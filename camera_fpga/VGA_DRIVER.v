==> flow/design.v <==
module VGA_DRIVER (
	RESET,
	CLOCK,
	PIXEL_COLOR_IN,
	PIXEL_X,
	PIXEL_Y,
	PIXEL_COLOR_OUT,
	H_SYNC_NEG,
	V_SYNC_NEG
);
input CLOCK;  
input RESET;
input  [7:0] PIXEL_COLOR_IN;  
output [9:0] PIXEL_X;  
output [9:0] PIXEL_Y;  
output [7:0] PIXEL_COLOR_OUT;  
output       H_SYNC_NEG;  
output       V_SYNC_NEG;  
reg  [9:0] pixel_count;
reg  [9:0] line_count;
assign PIXEL_X    = pixel_count;
assign PIXEL_Y    = line_count;
assign PIXEL_COLOR_OUT = (pixel_count<(640)  )
									? (PIXEL_COLOR_IN) : (8'b00000000) ;  
assign H_SYNC_NEG = (pixel_count>=656 && pixel_count<752) ? (1'b0) : (1'b1);  
assign V_SYNC_NEG = (line_count>=490 && line_count<492) ? (1'b0) : (1'b1);  
always @(posedge CLOCK) begin
	if (RESET) begin
		pixel_count <= 10'b0;
		line_count <= 10'b0;
	end
	else if (pixel_count == (795-1)) begin
		pixel_count <= 0;
		if (line_count == (525-1)) begin
		line_count <= 0;
		end 
		else begin
		line_count <= line_count + 1;
		end
	end 
	else begin
		pixel_count <= pixel_count + 1;
		line_count <= line_count;
	end
end
endmodule
* Step by step through the tools: VGA_DRIVER
Tool output for the design above, in the order of the flow. Lines are those of the file above, counted from 1. Cell names lack the library's common part. The mark -- stands for no value.
Set-up: design top VGA_DRIVER, clock CLOCK, library sky130hd, timing corner tt_025C_1v80

* Word level
Yosys after proc, flatten, opt, wreduce and memory -nomap, before mapping. Enables and synchronous resets that opt folds into registers are not counted as muxes. Memory bits, and registers merged into a memory's read port (data or address), are not among the register bits. Print and check cells are not counted. Equal cells are merged and count once.
Cells by class: add/sub/neg operators 2, $lt $le $gt $ge 5, equal/unequal tests 2, multiplexer cells 4, reductions and logical operators 3
Operator list (number):
- adder 10 x 1 -> 10 bit with constant B | 2
- < comparator 10 bit with constant B | 2
- equality test 10 bit with constant B | 2
- >= comparator 10 bit with constant B | 1
- >= comparator 10 x 9 -> 1 bit with constant B | 1
- < comparator 10 x 9 -> 1 bit with constant B | 1
- 2-to-1 mux 10 bit | 1
- 2-to-1 mux 8 bit | 1
- logical AND 1 bit | 2
- OR reduction 2 bit | 1
- 2-to-1 mux 1 bit | 2
Storage and ports: register bits after elaboration 20, input bits 10, output and inout port bits 30, elaborated cells 18

* Depth
Longest topological path by Yosys (ltp), each cell counted once; first at word level (registers and memories cut), then after technology mapping (sequential cells cut; the memories' decode and read muxes count).
Logic depth: depth after elaboration 3, ABC_AREA 0, depth in mapped cells 7, depth with buffers taken out 6

* Synthesis result
The flow's flattened synthesis, as Yosys stat reports it; memories are mapped. The netlist is that of the ABC_AREA named above (0 if unset); the other value can give another one.
Cells by type:
- dfxtp_1 | number 20, area in all 400.384 um^2
- ha_1 | number 6, area in all 75.072 um^2
- nor2_1 | number 18, area in all 67.565 um^2
- xnor2_1 | number 7, area in all 61.309 um^2
- xor2_1 | number 6, area in all 52.55 um^2
- and2_1 | number 8, area in all 50.048 um^2
- nand3_1 | number 7, area in all 35.034 um^2
- nand4_1 | number 5, area in all 31.28 um^2
- nand2_1 | number 7, area in all 26.275 um^2
- inv_1 | number 6, area in all 22.522 um^2
- or4_4 | number 2, area in all 22.522 um^2
- nor4_4 | number 1, area in all 21.27 um^2
- a21oi_1 | number 4, area in all 20.019 um^2
- mux2i_1 | number 2, area in all 20.019 um^2
- nor3_1 | number 4, area in all 20.019 um^2
- nor4_1 | number 3, area in all 18.768 um^2
- or4b_4 | number 1, area in all 13.763 um^2
- nor4bb_1 | number 1, area in all 10.01 um^2
Not listed: further types 15, cells in them 16.
Synthesis totals: standard cells after synthesis 124, mapped area 1082.3 um^2, area of sequential cells 400.4 um^2, mapped flip-flops 20, buffers 1

* Timing after synthesis
Source: OpenSTA report_checks on the synthesized netlist (no wires, ideal clock, input and output delay 20% of the period each), path of least setup slack; recovery checks are left aside. Register names are those of the netlist, which keeps one name where synthesis merged equal registers.
Timing path post-synthesis: kind reg2reg, start point register pixel_count[4], end point register line_count[8], clock period 2.69 ns, setup time 0.068 ns, launch time at the first pin 0.000 ns, arrival time 1.996 ns, required time 2.622 ns, slack 0.626 ns, delay of the path 2.064 ns, driving pins on the path 5, path buffers 0, period reached after synthesis 2.064 ns
"delay of the path" = arrival - input delay + setup time. "driving pins on the path": output pins that drive a net of the path, with the launching flip-flop's if there is one; two outputs of one cell count as two. "period reached after synthesis" is the clock period less the worst setup slack; recovery checks do not enter. This is arithmetic on one report: input and output delays are still those of the set period (20% each). The rows between start and end are the longest chain of elaborated cells between them; the timing report does not say that the signal goes this way. Where chains are equally long, one stands for them. A line is the first line of the expression or statement that the cell stems from. Yosys adds cells for indexed reads and writes and turns some case tables into memories. At most two assigning lines are given for a register; there are more.
Between the ends, post-synthesis: path through dfxtp_1 -> or4b_4 -> or4_4 -> or4_4 -> a21oi_2, cells in the longest elaborated chain 1, elaborated cells on any way between the ends 1, source lines of those cells 1, classes of those cells eq/ne: 1
Ends and longest elaborated chain, post-synthesis:
- start, declared | RTL line 19 | reg  [9:0] pixel_count;
- start, assigned | RTL line 29 | pixel_count <= 10'b0;
- start, assigned | RTL line 42 | pixel_count <= pixel_count + 1;
- equality test 10 bit | RTL line 32 | else if (pixel_count == (795-1)) begin
- end, assigned | RTL line 38 | line_count <= line_count + 1;
- end, assigned | RTL line 43 | line_count <= line_count;
- end, declared | RTL line 20 | reg  [9:0] line_count;

* Timing after layout
Path of least setup slack in the final report of flow run A (OpenROAD, finished layout, wires in). Where an end is a register, its clock arrival counts in the times.
Timing path post-layout: kind reg2out, start point register pixel_count[7], end point output port PIXEL_COLOR_OUT[1], clock period 3.69 ns, external output delay 0.74 ns, launch time at the first pin 0.26 ns, arrival time 1.93 ns, required time 2.95 ns, slack 1.03 ns, driving pins on the path 4, path buffers 1
The rows between start and end are the longest chain of elaborated cells between them; the timing report does not say that the signal goes this way. Where chains are equally long, one stands for them. At most two assigning lines are given for a register; there are more.
Between the ends, post-layout: path through dfxtp_1 -> o21ai_0 -> and2_1 -> clkdlybuf4s50_1, cells in the longest elaborated chain 2, elaborated cells on any way between the ends 2, source lines of those cells 1, classes of those cells compare: 1; mux: 1
Ends and longest elaborated chain, post-layout:
- start, declared | RTL line 19 | reg  [9:0] pixel_count;
- start, assigned | RTL line 29 | pixel_count <= 10'b0;
- start, assigned | RTL line 42 | pixel_count <= pixel_count + 1;
- < comparator 10 bit | RTL line 23 | assign PIXEL_COLOR_OUT = (pixel_count<(640)  )
- 2-to-1 mux 8 bit | RTL line 23
- end, declared | RTL line 16 | output [7:0] PIXEL_COLOR_OUT;

FLOW RESULTS
============

Measured data: module VGA_DRIVER, platform sky130hd, 2 stored runs of the flow under differing settings, order arbitrary. Input and output delays are each 20% of the period that was set; the output load is 0.01 pF.
"critical setup path time": the worst setup path's part of the clock period (all of it between registers, 20% less for each end at a port) less its slack. A launch clock that arrives late makes it longer, a capture clock that arrives late makes it shorter.
"power consumption" is the tool's figure for a default switching activity; nothing was simulated.

* Flow run A | settings: period_ns 3.69; CORE_UTILIZATION 29; SETUP_SLACK_MARGIN -0.22; PLACE_DENSITY 0.46; CORE_ASPECT_RATIO 1.22; CORE_MARGIN 8; CELL_PAD_IN_SITES_DETAIL_PLACEMENT 0; ABC_AREA 0; GPL_ROUTABILITY_DRIVEN 0; CAP_MARGIN 35; SLEW_MARGIN 15; MIN_ROUTING_LAYER met2; MAX_ROUTING_LAYER met4 | results: synthesis area 1082.3 um^2; die footprint 5952.6 um^2; standard-cell area after routing 1571.5 um^2; setup slack of the critical path 1.027 ns; worst hold slack 0.497 ns; power consumption 434.4 µW; critical setup path time 1.93 ns; worst setup path kind reg2out
* Flow run B | settings: period_ns 1.9; CAP_MARGIN 20; CORE_MARGIN 2; CORE_UTILIZATION 40; SLEW_MARGIN 20 | results: synthesis area 1082.3 um^2; die footprint 3137.7 um^2; standard-cell area after routing 1719.2 um^2; setup slack of the critical path -0.026 ns; worst hold slack 0.554 ns; power consumption 875.6 µW; critical setup path time 1.93 ns; worst setup path kind reg2reg
